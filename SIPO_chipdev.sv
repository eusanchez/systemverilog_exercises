==> flow/design.v <==
module model #(parameter
  DATA_WIDTH = 16
) (
  input clk,
  input resetn,
  input din,
  output logic [DATA_WIDTH-1:0] dout
);
always @(posedge clk) begin
  if(!resetn) begin
    dout <= '0;
  end else begin
    dout <= {dout, din};
  end
end
endmodule
Reports on model --
The steps from the RTL of model to its reports follow in flow order. Lines are those of the file above, counted from 1. Cell names lack the library's common part. A cell with -- has no value.
Design: top module model, clock port clk, library sky130hd, library corner tt_025C_1v80

After elaboration --
Counts by Yosys on the flattened word-level netlist (proc, flatten, opt, wreduce; memories kept). Register bits leave out memories and registers merged into their read ports (data or address); mux counts leave out enables and synchronous resets folded into registers. Print and check cells are left out. Cells with the same type and inputs are merged into one.
Bit counts: register bits 16, input port bits 3, output and inout port bits 16, word-level cells 1

Logic depth --
Depth = most cells in a row (Yosys ltp): at word level without a register or memory, in the mapped netlist without a sequential cell, where the memories' decode and read muxes count.
Logic depth: depth after elaboration 0, ABC_AREA 0, mapped depth 2, depth with buffers taken out 1

After synthesis --
The flow's flattened synthesis, as Yosys stat reports it; memories are mapped. The netlist is that of the ABC_AREA named above (0 if unset); the other value can give another one.
Mapped netlist: standard cells after synthesis 33, mapped area 446.7 µm², sequential area 320.3 µm², flip-flop cells 16, buffer cells 1
Cells by type (count):
- dfxtp_1 | 16
- and2_2 | 12
- and2_1 | 4
- buf_6 | 1

Timing after synthesis --
Path of least setup slack by OpenSTA after synthesis, without wires, with an ideal clock, recovery checks aside; 20% of the period is set as input and as output delay. Where synthesis merged equal registers, the netlist keeps one of their names.
Timing after synthesis: path kind register to register, start register dout[12], end register dout[13], clock period 0.594 ns, launch time at the first pin 0.000 ns, arrival 0.494 ns, data required time 0.478 ns, slack -0.016 ns, delay of the path 0.610 ns, stages 2, buffers on the path 0, synthesis period reached 0.61 ns
"delay of the path" = arrival - input delay + setup time. "stages" counts driving pins, that of a launching flip-flop among them; a cell with two outputs on the path counts twice. "synthesis period reached" is the clock period less the worst setup slack; recovery checks do not enter. This is arithmetic on one report: input and output delays are still those of the set period (20% each).
On the way, after synthesis: cell sequence dfxtp_1 -> and2_2, length of the longest elaborated chain 0, elaborated cells on any way between the ends 0, RTL lines with such cells 0
Ends and longest elaborated chain, after synthesis:
- start, declared | RTL line 7 | output logic [DATA_WIDTH-1:0] dout
- start, assigned | RTL line 11 | dout <= '0;
- start, assigned | RTL line 13 | dout <= {dout, din};
- end, assigned | RTL line 11
- end, assigned | RTL line 13
- end, declared | RTL line 7

Path in the finished layout --
Path of least setup slack in the final report of flow run B (OpenROAD, finished layout, wires in). Where an end is a register, its clock arrival counts in the times.
Timing post-layout: path kind register to output, start register dout[7], end output port dout[7], clock period 0.54 ns, external output delay 0.11 ns, launch time at the first pin 0.28 ns, arrival 0.74 ns, data required time 0.43 ns, slack -0.30 ns, stages 2, buffers on the path 1
On the way, post-layout: cell sequence dfxtp_2 -> buf_6, length of the longest elaborated chain 0, elaborated cells on any way between the ends 0, RTL lines with such cells 0
Ends and longest elaborated chain, post-layout:
- start, declared | RTL line 7 | output logic [DATA_WIDTH-1:0] dout
- start, assigned | RTL line 11 | dout <= '0;
- start, assigned | RTL line 13 | dout <= {dout, din};
- end, declared | RTL line 7

Ticket comment

Record of 2 stored runs of the RTL-to-layout flow on model, platform sky130hd. The runs are unordered. Constraints: input delay and output delay 20% of the set period each, output load 0.01 pF.
By "achieved period" is meant the clock period of the run minus its worst setup slack. This is arithmetic on one report: input and output delays are still those of the set period (20% each).
"total power of the final layout": no workload was simulated; the value follows from the tool's default switching activity.

* Flow run A | settings: period_ns 0.705; CORE_UTILIZATION 64; SETUP_SLACK_MARGIN 0.13; CORE_ASPECT_RATIO 0.75; SLEW_MARGIN 25; MIN_ROUTING_LAYER met1; CAP_MARGIN 20; CORE_MARGIN 2 | no final report: floorplanning broke off with PDN-0185
* Flow run B | settings: period_ns 0.54; CORE_UTILIZATION 24; SETUP_SLACK_MARGIN 0.15; CORE_ASPECT_RATIO 1.64; CELL_PAD_IN_SITES_DETAIL_PLACEMENT 0; ABC_AREA 0; CTS_CLUSTER_DIAMETER 136; CAP_MARGIN 20; CORE_MARGIN 2; SLEW_MARGIN 20 | results: std-cell area (final layout) 812.0 µm²; synthesized cell area 446.7 µm²; setup slack of the worst path -0.303 ns; total power of the final layout 2.064 mW; worst hold slack in the final report 0.164 ns; achieved period 0.843 ns; total negative slack -5.425 ns; die outline area 2232.7 µm²
